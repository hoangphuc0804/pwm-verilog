==> flow/design.v <==
`timescale 1ns / 1ps
module counter #(size = 8) (clk, rst, ld, ld_val, en, up, val);
    input clk, rst, ld, en, up;
    input [size-1:0] ld_val;
    output reg [size-1:0] val;
    always @(posedge clk, posedge rst) begin
        if (rst) begin
            val <= 0;
        end else if (ld) begin
            val <= ld_val;
        end else if (en) begin
            val <= (up) ? val+1 : val-1;
        end
    end
endmodule
module slow_clk (clk, rst, n, clk_out);
    input clk, rst;
    input [31:0] n;
    output reg clk_out;
    wire [31:0] counter_slow_clk_val;
    wire counter_slow_clk_load;
    always @(posedge clk, posedge rst) begin
        if (rst) begin
            clk_out <= 0;
        end else if (counter_slow_clk_val == n) begin
            clk_out <= ~clk_out;
        end
    end
    counter #(32) counter_slow_clk(clk, rst, counter_slow_clk_load, 0, 1, 1, counter_slow_clk_val);
    assign counter_slow_clk_load = (counter_slow_clk_val == n);
endmodule
module pos_edge_det (clk, rst, sig, pos_edge);
    input clk, rst, sig;
    output pos_edge;
    reg sig_dly;
    always @(posedge clk, posedge rst) begin
        if (rst) begin
            sig_dly <= 0;
        end else begin
            sig_dly <= sig;
        end
    end
    assign pos_edge = ~sig_dly & sig;
endmodule
module async_to_sync (clk, rst, slow_clk_pe, async, sync);
    input clk, rst, slow_clk_pe, async;
    output reg sync;
    reg intermediate;
    always @(posedge clk, posedge rst) begin
        if (rst) begin
            intermediate <= 0;
            sync <= 0;
        end else if (slow_clk_pe) begin
            intermediate <= async;
            sync <= intermediate;
        end
    end
endmodule
module button_handle (clk, rst, slow_clk_pe, bt_in, bt_out);
    input clk, rst, slow_clk_pe, bt_in;
    output bt_out;
    wire bt_out_intermediate;
    async_to_sync async_to_sync_0 (clk, rst, slow_clk_pe, bt_in, bt_out_intermediate);
    pos_edge_det pos_edge_det_0 (clk, rst, bt_out_intermediate, bt_out);
endmodule
module pwm #(duty_size = 8, cycl_size = 8) (clk, rst, duty_in, cycl_in, pwm_out);
    input clk, rst;
    input [duty_size-1:0] duty_in;
    input [cycl_size-1:0] cycl_in;
    output pwm_out;
    wire [duty_size-1:0] counter_duty_val;
    wire counter_duty_ld, counter_duty_en, slow_clk_cycl;
    counter #(duty_size) counter_duty (clk, rst, counter_duty_ld, 0, counter_duty_en, 1, counter_duty_val);
    assign counter_duty_ld = (counter_duty_val == 254);
    slow_clk slow_clk_freq (clk, rst, {24'b0, cycl_in}, slow_clk_cycl);
    pos_edge_det pos_edge_det_counter_duty_en (clk, rst, slow_clk_cycl, counter_duty_en);
    assign pwm_out = (counter_duty_val < duty_in);
endmodule
module pwm_in_sync #(duty_size = 8, cycl_size = 8) (clk, rst, increase_duty, decrease_duty, increase_freq, decrease_freq, pwm_out);
    input clk, rst, increase_duty, decrease_duty, increase_freq, decrease_freq;
    output pwm_out;
    reg [duty_size-1:0] duty_in, duty_in_n;
    reg [cycl_size-1:0] cycl_in, cycl_in_n;
    always @(posedge clk, posedge rst) begin
        if (rst) begin
            duty_in <= 0;
            cycl_in <= 0;
        end else begin
            duty_in <= duty_in_n;
            cycl_in <= cycl_in_n;
        end
    end
    always @(duty_in, increase_duty, decrease_duty) begin
        if (increase_duty & duty_in < 255) begin
            duty_in_n <= duty_in + 1;
        end else if (decrease_duty & duty_in > 0) begin
            duty_in_n <= duty_in - 1;
        end else begin
            duty_in_n <= duty_in;
        end
    end
    always @(cycl_in, increase_freq, decrease_freq) begin
        if (decrease_freq & cycl_in < 255) begin
            cycl_in_n <= cycl_in + 1;
        end else if (increase_freq & cycl_in > 0) begin
            cycl_in_n <= cycl_in - 1;
        end else begin
            cycl_in_n <= cycl_in;
        end
    end
    pwm #(duty_size, cycl_size) pwm_0 (clk, rst, duty_in, cycl_in, pwm_out);
endmodule
module pwm_in_button #(n = 624999, duty_size = 8, cycl_size = 8) (clk, rst, increase_duty_bt, decrease_duty_bt, increase_freq_bt, decrease_freq_bt, pwm_out);
    input clk, rst, increase_duty_bt, decrease_duty_bt, increase_freq_bt, decrease_freq_bt;
    output pwm_out;
    wire increase_duty, decrease_duty, increase_freq, decrease_freq, clk100Hz, clk100Hz_pe;
    button_handle button_handle_inc_duty (clk, rst, clk100Hz_pe, increase_duty_bt, increase_duty);
    button_handle button_handle_dec_duty (clk, rst, clk100Hz_pe, decrease_duty_bt, decrease_duty);
    button_handle button_handle_inc_freq (clk, rst, clk100Hz_pe, increase_freq_bt, increase_freq);
    button_handle button_handle_dec_freq (clk, rst, clk100Hz_pe, decrease_freq_bt, decrease_freq);
    pwm_in_sync #(duty_size, cycl_size) pwm_in_sync_0 (clk, rst, increase_duty, decrease_duty, increase_freq, decrease_freq, pwm_out);
    slow_clk slow_clk_0(clk, rst, n, clk100Hz);
    pos_edge_det pos_edge_det_clk100Hz(clk, rst, clk100Hz, clk100Hz_pe);
endmodule
* Reports on pwm_in_button
Tool output for the design above, in the order of the flow.
Lines are those of the file above, counted from 1.
Operators carry their Yosys type and port widths (W data, S select, Z words).
Library cell names are shortened.
The mark -- stands for no value.
- Top :: pwm_in_button
- Clock port :: clk
- Library :: sky130hd
- Timing corner :: tt_025C_1v80

* Elaborated design
Yosys after proc, flatten, opt, wreduce and memory -nomap, before mapping. Memory bits, and registers merged into a memory's read port (data or address), are not among the register bits. Print and check cells are not counted. Equal cells are merged and count once.
- Add/subtract/negate cells :: 7
- Magnitude comparators :: 5
- Equality and inequality tests :: 3
- Mux-type cells :: 8
- Bitwise gates (word level) :: 18
- Reductions and logical operators :: 3
** Operators by type and width (count)
- $add A32 B1 Y32 const B :: 2
- $mux W32 :: 2
- $mux W8 :: 6
- $eq A32 B20 Y1 const B :: 1
- $eq A32 B8 Y1 :: 1
- $add A8 B1 Y8 const B :: 3
- $sub A8 B1 Y8 const B :: 2
- $gt A8 B1 Y1 const B :: 2
- $lt A8 B8 Y1 const B :: 2
- $and A1 B1 Y1 :: 10
- $not A1 Y1 :: 8
- $lt A8 B8 Y1 :: 1
- $eq A8 B8 Y1 const B :: 1
- $reduce_bool A2 Y1 :: 3
- Register bits :: 104
- Input port bits :: 6
- Elaborated cells :: 65

* Longest topological paths
Yosys ltp: most cells in a row. Word level: on the elaborated netlist, between registers, memories and ports. Mapped: between sequential cells and ports; inverters and the memories' decode and read muxes count.
- Depth in word-level cells :: 5
- ABC_AREA :: 0
- Mapped depth :: 9
- Depth with buffers taken out :: 8

* After synthesis
The flow's flattened synthesis, as Yosys stat reports it; memories are mapped. The netlist is that of the ABC_AREA named above (0 if unset); the other value can give another one.
Totals and module areas in this step are rounded.
** Cell types (count)
- dfrtp_1 :: 104
- xnor2_1 :: 57
- ha_1 :: 24
- xor2_1 :: 30
- mux2_2 :: 14
- nor2_1 :: 39
- nand4_1 :: 23
- nand2_1 :: 38
- nand3_1 :: 24
- nor4_1 :: 12
- o21ai_0 :: 15
- a21oi_1 :: 14
- and3_1 :: 10
- and4_1 :: 7
- a21o_1 :: 6
- nand4_4 :: 2
- nor4_4 :: 2
- inv_1 :: 11
Not listed: further types 29, cells in them 67.
- Cells in the netlist :: 499
- Mapped area :: 5400 µm²
- Sequential area :: 2600 µm²
- Flip-flop cells :: 104
- Buffer cells :: 8
By module: a second synthesis without flattening, with its own total; a netlist apart from the flattened one above.
- Cells (unflattened synthesis) :: 1102
- Area total of the unflattened synthesis :: 9900 µm²
Rows give one instance, submodules left out.
** By module
- counter (size=32) :: instances 2, cells 374, area 3200 µm², sequential area 800 µm²
- pwm_in_sync :: instances 1, cells 112, area 1300 µm², sequential area 400 µm²
- slow_clk :: instances 2, cells 48, area 400 µm², sequential area 25 µm²
- counter (size=8) :: instances 1, cells 76, area 680 µm², sequential area 200 µm²
- async_to_sync :: instances 4, cells 5, area 76 µm², sequential area 50 µm²
- pos_edge_det :: instances 6, cells 3, area 43 µm², sequential area 25 µm²
- pwm :: instances 1, cells 30, area 200 µm², sequential area 0.0 µm²
- pwm_in_button :: instances 1, cells 2, area 7.5 µm², sequential area 0.0 µm²
- button_handle :: instances 4, cells 0, area 0.0 µm², sequential area 0.0 µm²

* Worst setup path after synthesis
Path of least setup slack by OpenSTA after synthesis, without wires, with an ideal clock, recovery checks aside; 20% of the period is set as input and as output delay. Where synthesis merged equal registers, the netlist keeps one of their names.
- Kind :: register -> output
- Start :: register pwm_in_sync_0.duty_in[1]
- End :: output port pwm_out
- Period :: 5540 ps
- External output delay :: 1108 ps
- Arrival :: 1461 ps
- Data required time :: 4432 ps
- Setup slack :: 2971 ps
- Delay of the path :: 1461 ps
- Driving pins on the path :: 7
- Buffers on the path :: 0
- Period reached after synthesis :: 2569 ps
"delay of the path" = arrival - input delay + setup time.
A path that ends at an output port has no setup time.
"driving pins on the path": output pins that drive a net of the path, with the launching flip-flop's if there is one; two outputs of one cell count as two.
"period reached after synthesis" is the clock period less the worst setup slack; recovery checks do not enter. This is arithmetic on one report: input and output delays are still those of the set period (20% each).
The rows between start and end are the longest chain of elaborated cells between them; the timing report does not say that the signal goes this way. Where chains are equally long, one stands for them.
Each line given opens the expression or statement behind the cell; cells for indexed reads and writes are added by Yosys, which also makes memories of some case tables.
- Cells stage by stage :: dfrtp_1 -> inv_1 -> ha_1 -> a21o_1 -> a21oi_1 -> o21ai_0 -> a221oi_1
- Cells in the longest elaborated chain :: 1
** RTL lines, path post-synthesis
- from (decl) :: RTL line 82 : reg [duty_size-1:0] duty_in, duty_in_n;
- from (assign) :: RTL line 86 : duty_in <= 0;
- from (assign) :: RTL line 89 : duty_in <= duty_in_n;
- $lt A8 B8 Y1 :: RTL line 77 : assign pwm_out = (counter_duty_val < duty_in);
- to (decl) :: RTL line 115 : output pwm_out;

* Timing after layout
Path of least setup slack in the final report of flow run 1 (OpenROAD, finished layout, wires in). Where an end is a register, its clock arrival counts in the times.
The path's times are printed in steps of 10 ps; the period is the one set.
- Kind :: register -> register
- Start :: register pwm_in_sync_0.cycl_in[3]
- End :: register pwm_in_sync_0.cycl_in[7]
- Period :: 1910 ps
- Arrival :: 2420 ps
- Data required time :: 2170 ps
- Setup slack :: -250 ps
- Driving pins on the path :: 10
- Buffers on the path :: 1
The rows between start and end are the longest chain of elaborated cells between them; the timing report does not say that the signal goes this way. Where chains are equally long, one stands for them.
- Cells stage by stage :: dfrtp_1 -> nand4_1 -> o21ai_4 -> buf_6 -> ha_4 -> a211oi_4 -> o21ai_1 -> a31o_2 -> or3_1 -> o211ai_1
- Cells in the longest elaborated chain :: 4
** RTL lines, path after layout
- from (decl) :: RTL line 83 : reg [cycl_size-1:0] cycl_in, cycl_in_n;
- from (assign) :: RTL line 87 : cycl_in <= 0;
- from (assign) :: RTL line 90 : cycl_in <= cycl_in_n;
- $gt A8 B1 Y1 :: RTL line 105 : end else if (increase_freq & cycl_in > 0) begin
- $and A1 B1 Y1 :: RTL line 105
- $mux W8 :: RTL line 105
- $mux W8 :: RTL line 103 : if (decrease_freq & cycl_in < 255) begin
- to (assign) :: RTL line 87
- to (assign) :: RTL line 90
- to (decl) :: RTL line 83

--- measured runs ---
Stored flow runs of pwm_in_button (2 of them; Yosys, OpenROAD, sky130hd). They differ in their settings and are not a sequence. Constraints: input delay and output delay 20% of the set period each, output load 0.01 pF.
"critical path time": the worst setup path's part of the clock period (all of it between registers, 20% less for each end at a port) less its slack. A launch clock that arrives late makes it longer, a capture clock that arrives late makes it shorter.
"critical path time" is known to 10 ps.
The measured numbers are rounded.

** Flow run 1
- Settings :: period_ns=1.91; CORE_UTILIZATION=42; PLACE_DENSITY_LB_ADDON=0.29; CORE_ASPECT_RATIO=1.48; CELL_PAD_IN_SITES_DETAIL_PLACEMENT=0; CAP_MARGIN=5; MIN_ROUTING_LAYER=met1; CORE_MARGIN=2; SLEW_MARGIN=20
- Synthesized cell area :: 5400 µm²
- Area inside the die boundary :: 14000 µm²
- Standard-cell area after layout :: 7000 µm²
- Lowest setup slack :: -250 ps
- Post-route worst hold slack :: 410 ps
- Critical path time :: 2160 ps
- Worst path kind :: register -> register

** Flow run 2
- Settings :: period_ns=4.65; CORE_UTILIZATION=66; PLACE_DENSITY_LB_ADDON=0.07; CORE_ASPECT_RATIO=0.59; CAP_MARGIN=0; SLEW_MARGIN=25; CORE_MARGIN=2
- Synthesized cell area :: 5400 µm²
- Area inside the die boundary :: 8900 µm²
- Standard-cell area after layout :: 5900 µm²
- Lowest setup slack :: 1200 ps
- Post-route worst hold slack :: 400 ps
- Critical path time :: 2570 ps
- Worst path kind :: register -> output
--- end ---
